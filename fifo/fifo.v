==> flow/design.v <==
`timescale 1ns / 1ps
module fifo(reset,write,read,din,clk,dout,full,empty);
input [3:0]din;  
input reset,clk,read,write;
output reg [3:0]dout;
output reg empty,full;
reg [3:0]mem[0:15];
reg [3:0]wloc;
reg [3:0]rloc;  
reg nop;  
always@(posedge clk) 
begin
	if(reset) 
	begin
	wloc<=4'b0000;
	rloc<=4'b0000;
	dout<=0;
	mem[0]<=0;
	full<=0;
	empty<=1;
	end
	else	
			begin
					if(write)
						begin	
							if(full)
							nop<=1;
							else begin
							mem[wloc]<=din; empty<=0; end
							if((rloc==4'b0000&&wloc==4'b1111)||(rloc==wloc+1))
							full<=1;
							else
								begin
									if(wloc==4'b1111)
									wloc<=4'b0000;
									else
									wloc<=wloc+4'b0001;
								end
						end
					else
						nop<=1;
						if(read)
						begin	
							if(empty)
							dout<=0;
							else begin
							dout<=mem[rloc];
							mem[rloc]<=0;
							full<=0; end
							if(wloc==rloc)
							empty<=1;
							else
								begin
									if(rloc==4'b1111)
									rloc<=4'b0000;
									else
									rloc<=rloc+4'b0001;
								end
						end
						else
						dout<=0;
			end
end
endmodule
# Tool chain data of fifo
# Tool output for the design above, in the order of the flow.
# Line numbers count from 1 in the design file above.
# A cell with -- has no value.
dict set report inputs {
  top_module {fifo}
  clock_port {clk}
  lib {sky130hd}
  corner {tt_025C_1v80}
}

# After elaboration
# Yosys after proc, flatten, opt, wreduce and memory -nomap, before mapping. Enables and synchronous resets that opt folds into registers are not counted as muxes. Memory bits, and registers merged into a memory's read port (data or address), are not among the register bits. Print and check cells are not counted.
# Memory sizes are those after Yosys's memory passes, which may raise the word count (mostly to a power of two), join words into wider ones and drop unused or constant bits.
dict set report op_classes {
  addsub 3
  n_eq 4
  mux 29
  bitwise 3
  n_reduce_logical 7
}
# op n
set op_table {}
lappend op_table {{4-bit 2-to-1 mux} 13}
lappend op_table {{1-bit 2-to-1 mux} 16}
lappend op_table {{4-bit by 1-bit adder with 4-bit output (second input constant)} 2}
lappend op_table {{4-bit equality test (second input constant)} 2}
lappend op_table {{4-bit by 1-bit adder with 5-bit output (second input constant)} 1}
lappend op_table {{4-bit by 5-bit equality test with 1-bit output} 1}
lappend op_table {{2-bit AND reduction} 2}
lappend op_table {{4-bit equality test} 1}
lappend op_table {{4-bit logical NOT} 1}
lappend op_table {{4-bit OR reduction} 1}
lappend op_table {{1-bit inverter} 3}
lappend op_table {{3-bit OR reduction} 1}
lappend op_table {{1-bit logical AND} 1}
lappend op_table {{1-bit logical OR} 1}
dict set report bits {
  register_bits 10
  mem_bits_rw 64
  clocked_rd_ports_x_width 4
  n_memories 1
  output_inout_bits 6
  word_cells 51
}
# name words width read_ports write_ports line_no
set memory_table {}
lappend memory_table {mem 16 4 1 2 7} ;# reg [3:0]mem[0:15];

# Longest topological paths
# Depth = most cells in a row (Yosys ltp): at word level without a register or memory, in the mapped netlist without a sequential cell, where the memories' decode and read muxes count.
dict set report depth {
  depth_word 7
  ABC_AREA 0
  mapped_depth 8
  depth_no_buf 6
}

# After synthesis
# Yosys stat after the flow's synthesis: flattened, memories mapped to cells. It holds for the ABC_AREA given above (unset counts as 0); a run with the other value may have another netlist.
dict set report synth_totals {
  cells 380
  yosys_area_um2 3846.2
  seq_area_um2 1561.5
  flip_flops 78
  n_buf 27
}
# cell_type n area_total_um2
set by_type {}
lappend by_type {sky130_fd_sc_hd__dfxtp_1 78 1.56E+03}
lappend by_type {sky130_fd_sc_hd__mux2i_1 56 560.538}
lappend by_type {sky130_fd_sc_hd__mux4_2 20 450.432}
lappend by_type {sky130_fd_sc_hd__nor2_1 74 277.766}
lappend by_type {sky130_fd_sc_hd__nand2_1 24 90.086}
lappend by_type {sky130_fd_sc_hd__a21oi_1 13 65.062}
lappend by_type {sky130_fd_sc_hd__nor4_4 3 63.811}
lappend by_type {sky130_fd_sc_hd__ha_1 5 62.56}
lappend by_type {sky130_fd_sc_hd__nand3_1 11 55.053}
lappend by_type {sky130_fd_sc_hd__nor3_2 5 50.048}
lappend by_type {sky130_fd_sc_hd__clkbuf_1 13 48.797}
lappend by_type {sky130_fd_sc_hd__o21ai_0 9 45.043}
lappend by_type {sky130_fd_sc_hd__buf_2 7 35.034}
lappend by_type {sky130_fd_sc_hd__xnor2_1 4 35.034}
lappend by_type {sky130_fd_sc_hd__and2_1 5 31.28}
lappend by_type {sky130_fd_sc_hd__inv_1 8 30.029}
lappend by_type {sky130_fd_sc_hd__xnor2_4 1 27.526}
lappend by_type {sky130_fd_sc_hd__and2_0 4 25.024}
# Not listed: further types 26, cells in them 40.

# Worst setup path after synthesis
# Path of least setup slack by OpenSTA after synthesis, without wires, with an ideal clock, recovery checks aside; 20% of the period is set as input and as output delay. Where synthesis merged equal registers, the netlist keeps one of their names.
dict set report synth_path {
  path_type {reg2reg}
  start {reg rloc[1]}
  end {reg wloc[3]}
  tclk_ns 2.43
  setup_ns 0.117
  t_first_pin_ns 0.000
  arrival_time_ns 1.941
  required_time_ns 2.313
  path_slack_ns 0.371
  delay_ns 2.058
  driving_pins 9
  period_less_setup_slack_ns 2.059
}
# "delay_ns" = arrival - input delay + setup time.
# "driving_pins": output pins that drive a net of the path, with the launching flip-flop's if there is one; two outputs of one cell count as two.
# "period_less_setup_slack_ns" = period - worst setup slack (recovery checks aside). The figure is calculated, with input and output delays left at 20% of the set period.
# The rows between start and end are the longest chain of elaborated cells between them; the timing report does not say that the signal goes this way. Where chains are equally long, one stands for them.
# Each line given opens the expression or statement behind the cell; cells for indexed reads and writes are added by Yosys, which also makes memories of some case tables.
# At most two assigning lines are given for a register; there are more.
dict set report synth_via {
  cell_sequence {sky130_fd_sc_hd__dfxtp_1 sky130_fd_sc_hd__buf_6 sky130_fd_sc_hd__buf_2 sky130_fd_sc_hd__inv_1 sky130_fd_sc_hd__ha_1 sky130_fd_sc_hd__nor4b_2 sky130_fd_sc_hd__a311oi_2 sky130_fd_sc_hd__nand2_1 sky130_fd_sc_hd__a32o_1}
  elab_chain_len 5
}
# element line_no
set synth_rtl {}
lappend synth_rtl {{from (decl)} 9} ;# reg [3:0]rloc;
lappend synth_rtl {{from (assign)} 16} ;# rloc<=4'b0000;
lappend synth_rtl {{from (assign)} 57} ;# rloc<=rloc+4'b0001;
lappend synth_rtl {{4-bit logical NOT} 30} ;# if((rloc==4'b0000&&wloc==4'b1111)||(rloc==wloc+1))
lappend synth_rtl {{1-bit logical AND} 30}
lappend synth_rtl {{1-bit logical OR} 30}
lappend synth_rtl {{1-bit inverter} --}
lappend synth_rtl {{2-bit AND reduction} --}
lappend synth_rtl {{to (assign)} 35} ;# wloc<=4'b0000;
lappend synth_rtl {{to (assign)} 37} ;# wloc<=wloc+4'b0001;
lappend synth_rtl {{to (decl)} 8} ;# reg [3:0]wloc;

# Path in the finished layout
# From the final timing report of job 1: the path of least setup slack in the routed layout; clock arrival at registers is part of the times.
dict set report layout_path {
  path_type {in2reg}
  start {in reset}
  end {mem mem[13][1]}
  tclk_ns 3.5
  in_delay_ns 0.70
  setup_ns 0.12
  t_first_pin_ns 0.70
  arrival_time_ns 2.96
  required_time_ns 3.73
  path_slack_ns 0.77
  driving_pins 6
}
# The rows between start and end are the longest chain of elaborated cells between them; the timing report does not say that the signal goes this way. Where chains are equally long, one stands for them.
dict set report layout_via {
  cell_sequence {sky130_fd_sc_hd__clkdlybuf4s50_1 sky130_fd_sc_hd__nor3b_2 sky130_fd_sc_hd__nand3_1 sky130_fd_sc_hd__nor2_1 sky130_fd_sc_hd__mux2i_1 sky130_fd_sc_hd__nor2_1}
  elab_chain_len 3
}
# element line_no
set layout_rtl {}
lappend layout_rtl {{from (decl)} 4} ;# input reset,clk,read,write;
lappend layout_rtl {{1-bit 2-to-1 mux} 13} ;# if(reset)
lappend layout_rtl {{4-bit OR reduction} --}
lappend layout_rtl {{4-bit 2-to-1 mux} --}
lappend layout_rtl {{to (decl)} 7} ;# reg [3:0]mem[0:15];

; Measured data: module fifo, platform sky130hd, 2 stored runs of the flow under differing settings, order arbitrary. Input and output delays are each 20% of the period that was set; the output load is 0.01 pF.
; By "achieved_clock_period_ns" is meant the clock period of the run minus its worst setup slack. This is arithmetic on one report: input and output delays are still those of the set period (20% each).
; "worstPathTime_ns": the worst setup path's part of the clock period (all of it between registers, 20% less for each end at a port) less its slack. A launch clock that arrives late makes it longer, a capture clock that arrives late makes it shorter.

[job 1: settings]
period_ns = 3.5
CORE_UTILIZATION = 41
PLACE_DENSITY = 0.61
CORE_MARGIN = 4
CTS_CLUSTER_SIZE = 33
CAP_MARGIN = 20
SLEW_MARGIN = 20
[job 1: results]
fin_hold_ws_ns = 0.488
yosys_chip_area_um2 = 3846.2
worstPathTime_ns = 2.03
critical_path_type = in2reg
fin_util_pct = 46.1
total_die_area_um2 = 10994.6
worstSetupSlack_ns = 0.772
achieved_clock_period_ns = 2.728

[job 2: settings]
period_ns = 2.9
CORE_UTILIZATION = 63
PLACE_DENSITY_LB_ADDON = 0.15
CORE_MARGIN = 9
CELL_PAD_IN_SITES_DETAIL_PLACEMENT = 2
ABC_AREA = 0
GPL_TIMING_DRIVEN = 1
CTS_CLUSTER_SIZE = 83
MIN_ROUTING_LAYER = met2
CAP_MARGIN = 20
SLEW_MARGIN = 20
[job 2: results]
outcome = no final report: placement broke off with DPL-0033
